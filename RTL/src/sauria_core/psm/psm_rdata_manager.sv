==> flow/design.v <==
package sauria_addr_pkg;
    parameter CONTROLLER_OFFSET = 32'h4000_0000;
    parameter SAURIA_OFFSET     = 32'h5000_0000;
    parameter DMA_OFFSET        = 32'h6000_0000;
    parameter CFG_REGS_OFFSET   = 32'h0000_0000;
    parameter CFG_CON_OFFSET    = 32'h0000_0200;
    parameter CFG_ACT_OFFSET    = 32'h0000_0400;
    parameter CFG_WEI_OFFSET    = 32'h0000_0600;
    parameter CFG_OUT_OFFSET    = 32'h0000_0800;
    parameter SRAMA_OFFSET      = 32'h0004_0000;
    parameter SRAMB_OFFSET      = 32'h0008_0000;
    parameter SRAMC_OFFSET      = 32'h000C_0000;
    parameter SAURIA_DMA_OFFSET         = 32'hD000_0000;
    parameter SAURIA_DMA_ADDR_MASK      = 32'hF000_0000;
    parameter AXI_CONTROLLER_ADDR_MASK      = 32'hFFFF_FF00;
    parameter AXI_SAURIA_ADDR_MASK          = 32'hFFC0_0000;
    parameter AXI_DMA_ADDR_MASK             = 32'hFFFF_FFC0;
    parameter SAURIA_MEM_ADDR_MASK          = 32'h003C_0000;
    parameter SAURIA_REG_ADDR_MASK          = 32'h000F_FE00;
endpackage
module psm_rdata_manager #(
    parameter Y = 3,
    parameter OC_W = 48,
    parameter SRAMC_N = 2,
    parameter SRAMC_W = 96,
    parameter BUFF_W = 144
)(
	input  logic 				    i_clk,
	input  logic					i_rstn,
    input  logic [SRAMC_W-1:0]      i_sramc_data,        
    input  logic [0:Y-1]            i_rows_active,       
    input  logic					i_feeder_en,         
    input  logic                    i_clearbuff,         
    input  logic [0:SRAMC_N-1]      i_mask,              
	output logic                    o_fifo_push, 	     
	output logic [BUFF_W-1:0]       o_fifo_din           
);
localparam N_ELM_BITS = $clog2(SRAMC_N+1)+1;
localparam Y_CNT_BITS = $clog2(Y+1)+1;
logic [0:SRAMC_N-1][OC_W-1:0] sram_elements;
logic [0:SRAMC_N-1] mask_q1, mask_q2;
logic [0:SRAMC_N-1][N_ELM_BITS-1:0]         par_sums;
logic [0:SRAMC_N-1][N_ELM_BITS-1:0]         elm_idx;
logic                   [Y_CNT_BITS-1:0]    shift_idx;
logic [0:Y-1][Y_CNT_BITS-1:0]               order_pat, upload_idx;
logic [0:Y-1]             buff_active_d, buff_active_q;
logic [0:Y-1]             buff_en;
logic [0:Y-1][OC_W-1:0]   buff_d, buff_q;
logic [0:SRAMC_N-1]             map_flags;
logic fifo_push;
logic [BUFF_W-1:0]      buff_obus;
genvar ii;
generate
    for (ii=0; ii < SRAMC_N; ii++) begin
        assign sram_elements[ii] = i_sramc_data[ii*OC_W+:OC_W];
    end
endgenerate
genvar jj;
generate
    for (jj=0; jj < Y; jj++) begin
        assign buff_obus[jj*OC_W+:OC_W] = buff_q[jj];
    end
endgenerate
always_ff @(posedge i_clk or negedge i_rstn) begin : mask_reg
    if(~i_rstn) begin
        mask_q1 <= 0;
        mask_q2 <= 0;
    end else begin
        if (i_feeder_en) begin
            mask_q1 <= i_mask;
            mask_q2 <= mask_q1;
        end
    end
end
always_comb begin
    buff_d = buff_q;
    buff_active_d = buff_active_q;
    map_flags = 0;
    if (i_clearbuff) begin
        buff_active_d = 0;
    end else if (i_feeder_en) begin
        if (fifo_push) begin
            buff_active_d = 0;
        end
        for (integer i=0; i < SRAMC_N; i++) begin
            if (mask_q2[i]) begin
                for (integer j=0; j < Y; j++) begin
                    if (i_rows_active[j]) begin
                        if ((!buff_active_d[j]) && (!map_flags[i])) begin
                            buff_active_d[j] = 1'b1;
                            map_flags[i] = 1'b1;
                            buff_d[j] = sram_elements[i];
                        end
                    end
                end
            end
        end
    end
    buff_active_d = buff_active_d | (~i_rows_active);
end
genvar j;
generate
    for (j=0; j < Y; j++) begin
        always_ff @(posedge i_clk or negedge i_rstn) begin : pingpong_reg
            if(~i_rstn) begin
                buff_q[j] <= 0;
                buff_active_q[j] <= 0;
            end else begin
                buff_q[j] <= buff_d[j];
                buff_active_q[j] <= buff_active_d[j];
            end
        end
    end
endgenerate
always_comb begin
    fifo_push = 0;
    if (i_feeder_en) begin
        if (buff_active_q == '1) begin
            fifo_push = 1;
        end
    end
end
assign o_fifo_din = (i_feeder_en)? buff_obus : 0;
assign o_fifo_push = fifo_push;
endmodule 
## Reports on psm_rdata_manager

Tool output for the design above, in the order of the flow.
Line numbers count from 1 in the design file above.
Operators carry their Yosys type and port widths (W data, S select, Z words).
Library cell names are shortened.
Not given: -

- Top module: psm_rdata_manager
- Clock port: i_clk
- Standard-cell library: sky130hd
- Library corner: tt_025C_1v80

## Elaborated design

Counts by Yosys on the flattened word-level netlist (proc, flatten, opt, wreduce; memories kept). Register bits leave out memories and registers merged into their read ports (data or address); mux counts leave out enables and synchronous resets folded into registers. Print and check cells are left out. Cells with the same type and inputs are merged into one.

- Output and inout port bits: 145
- Flip-flop bits (word level): 151
- Input bits: 105
- Cells after elaboration: 93

- Muxes and demuxes: 68
- Reduce/logical cells: 13
- Equality and inequality tests: 1
- Bitwise logic cells: 3

Operators by type and width:

| cell | number |
|---|---|
| $mux W48 | 18 |
| $mux W144 | 1 |
| $mux W1 | 44 |
| $mux W3 | 5 |
| $logic_not A1 Y1 | 8 |
| $logic_and A1 B1 Y1 | 4 |
| $eq A3 B3 Y1 const B | 1 |
| $or A3 B3 Y3 | 1 |
| $not A3 Y3 | 1 |
| $reduce_and A2 Y1 | 1 |
| $not A1 Y1 | 1 |

## Logic depth

Yosys ltp: most cells in a row. Word level: on the elaborated netlist, between registers, memories and ports. Mapped: between sequential cells and ports; inverters and the memories' decode and read muxes count.

- Depth after elaboration: 33
- ABC_AREA: 0
- Gate-level depth with buffers: 8
- Depth with buffers taken out: 5

## Netlist

Yosys stat after the flow's synthesis: flattened, memories mapped to cells. It holds for the ABC_AREA given above (unset counts as 0); a run with the other value may have another netlist.
Totals and module areas in this step are rounded.

Cell types:

| cell | number | area in all (um^2) |
|---|---|---|
| dfrtp_1 | 151 | 3.78E+03 |
| and2_1 | 195 | 1219.92 |
| a221o_1 | 48 | 480.461 |
| a22oi_1 | 48 | 360.346 |
| a31oi_1 | 49 | 306.544 |
| nor2b_1 | 48 | 300.288 |
| o22ai_1 | 48 | 300.288 |
| o21ai_0 | 52 | 260.25 |
| a21oi_1 | 51 | 255.245 |
| clkbuf_1 | 53 | 198.941 |
| inv_1 | 51 | 191.434 |
| buf_2 | 11 | 55.053 |
| buf_4 | 6 | 45.043 |
| buf_6 | 4 | 45.043 |
| buf_1 | 10 | 37.536 |
| mux2_2 | 3 | 33.782 |
| nand2_1 | 9 | 33.782 |
| nor2_1 | 8 | 30.029 |

Not listed: further types 21, cells in them 29.

- Mapped cells: 874
- Buffer cells: 84
- Sequential area: 3800 um^2
- Mapped area: 8200 um^2
- Mapped flip-flops: 151

## Timing after synthesis

Path of least setup slack by OpenSTA after synthesis, without wires, with an ideal clock, recovery checks aside; 20% of the period is set as input and as output delay. Where synthesis merged equal registers, the netlist keeps one of their names.

- Kind: input to output
- Start: input i_feeder_en
- End: output o_fifo_din[100]
- Output delay: 0.552 ns
- Period: 2.76 ns
- Path delay: 0.934 ns
- Data arrival time: 1.486 ns
- Data required time: 2.208 ns
- Launch time at the first pin: 0.552 ns
- Input delay: 0.552 ns
- Buffers on the path: 3
- Setup slack: 0.722 ns
- Stages on the path: 4
- Synthesis period reached: 2.038 ns

"path delay" = arrival - input delay + setup time.
A path that ends at an output port has no setup time.
"stages on the path": output pins that drive a net of the path, with the launching flip-flop's if there is one; two outputs of one cell count as two.
"synthesis period reached" is the clock period less the worst setup slack; recovery checks do not enter. This is arithmetic on one report: input and output delays are still those of the set period (20% each).
Between the ends stands the longest chain of elaborated cells between them, by number of cells; it is not shown to be the way that was timed. Of several equally long chains one is given.
A line is the first line of the expression or statement that the cell stems from. Yosys adds cells for indexed reads and writes and turns some case tables into memories.

- Path through: clkbuf_1 clkbuf_1 clkbuf_1 and2_1
- Cells in the longest elaborated chain: 1
- Elaborated cells on any way between the ends: 1
- RTL lines with such cells: 1
- Those cells by class: mux: 1

RTL lines, path post-synthesis:

| element | line | text |
|---|---|---|
| start, declared | 32 | `input logic i_feeder_en,` |
| $mux W144 | 123 | `assign o_fifo_din = (i_feeder_en)? buff_obus : 0;` |
| end, declared | 36 | `output logic [BUFF_W-1:0] o_fifo_din` |

## Worst path after layout

From the final timing report of run A: the path of least setup slack in the routed layout; clock arrival at registers is part of the times.

- Kind: register to register
- Start: register buff_active_q[0]
- End: register buff_q
- Library setup time: 0.12 ns
- Launch time at the first pin: 0.43 ns
- Buffers on the path: 3
- Data required time: 1.76 ns
- Period: 1.46 ns
- Stages on the path: 9
- Setup slack: -0.51 ns
- Data arrival time: 2.27 ns

Where an end lacks its bit number, it is one bit of the signal, or one of the new flip-flops if synthesis recoded a state register.
Between the ends stands the longest chain of elaborated cells between them, by number of cells; it is not shown to be the way that was timed. Of several equally long chains one is given.

- Path through: dfrtp_2 buf_4 a21bo_4 nand3_4 buf_6 nor3_2 or2_4 buf_12 a221o_1
- Cells in the longest elaborated chain: 30
- Elaborated cells on any way between the ends: 58
- RTL lines with such cells: 8
- Those cells by class: eq/ne: 1; mux: 45; reduce/logical: 12

RTL lines, path after layout:

| element | line | text |
|---|---|---|
| start, declared | 46 | `logic [0:Y-1]             buff_active_d, buff_active_q;` |
| start, assigned | 107 | `buff_active_q[j] <= 0;` |
| start, assigned | 110 | `buff_active_q[j] <= buff_active_d[j];` |
| $eq A3 B3 Y1 | 118 | `if (buff_active_q == '1) begin` |
| $mux W1 | 118 |  |
| $mux W1 | 117 | `if (i_feeder_en) begin` |
| $mux W3 | 82 | `if (fifo_push) begin` |
| $mux W3 | 81 | `end else if (i_feeder_en) begin` |
| $mux W3 | 79 | `if (i_clearbuff) begin` |
| $mux W1 | 89 | `if ((!buff_active_d[j]) && (!map_flags[i])) begin` |
| [... 16 more ...] | - |  |
| $mux W1 | 81 |  |
| $mux W1 | 79 |  |
| $logic_not A1 Y1 | 89 |  |
| $logic_and A1 B1 Y1 | 89 |  |
| $mux W48 | 89 |  |
| $mux W48 | 88 | `if (i_rows_active[j]) begin` |
| $mux W48 | 86 | `if (mask_q2[i]) begin` |
| end, assigned | 106 | `buff_q[j] <= 0;` |
| end, assigned | 109 | `buff_q[j] <= buff_d[j];` |
| end, declared | 48 | `logic [0:Y-1][OC_W-1:0]   buff_d, buff_q;` |

==> results <==
Measured data: module psm_rdata_manager, platform sky130hd, 2 stored runs of the flow under differing settings, order arbitrary. Input and output delays are each 20% of the period that was set; the output load is 0.01 pF.
By "reached clock period" is meant the clock period of the run minus its worst setup slack. This is arithmetic on one report: input and output delays are still those of the set period (20% each).
"worst setup path time" is the time allowed to the run's worst setup path (the clock period less input and output delay, where it has them) less its slack. Clock arrival times count: a late capture clock shortens it, a late launch clock lengthens it.
"power consumption" rests on the timing tool's default activity at the inputs, not on a simulated workload.
Measured values are rounded.
A setting shown as - is not set for that run.
A result given as - is not shown for that run.

| name | run A | run B |
|---|---|---|
| period_ns | 1.46 | 1.85 |
| CORE_UTILIZATION | 30 | 63 |
| SETUP_SLACK_MARGIN | 0.16 | - |
| PLACE_DENSITY_LB_ADDON | 0.19 | - |
| CORE_ASPECT_RATIO | 0.82 | - |
| CORE_MARGIN | 10 | 2 |
| GPL_TIMING_DRIVEN | 1 | - |
| CTS_CLUSTER_DIAMETER | 262 | - |
| MIN_ROUTING_LAYER | met1 | - |
| MAX_ROUTING_LAYER | met5 | - |
| CAP_MARGIN | 20 | 20 |
| SLEW_MARGIN | 20 | 20 |
| mapped cell area after synthesis (um^2) | 8200 | - |
| die size (um^2) | 34000 | - |
| standard-cell area after layout (um^2) | 15000 | - |
| worst setup slack after layout (ns) | -0.51 | - |
| total negative slack on setup checks (ns) | -60 | - |
| power consumption (mW) | 21 | - |
| reached clock period (ns) | 1.970 | - |
| worst setup path time (ns) | 1.97 | - |
| class of the worst setup path | register to register | - |

Run B: incomplete, routing halted on DPL-0038
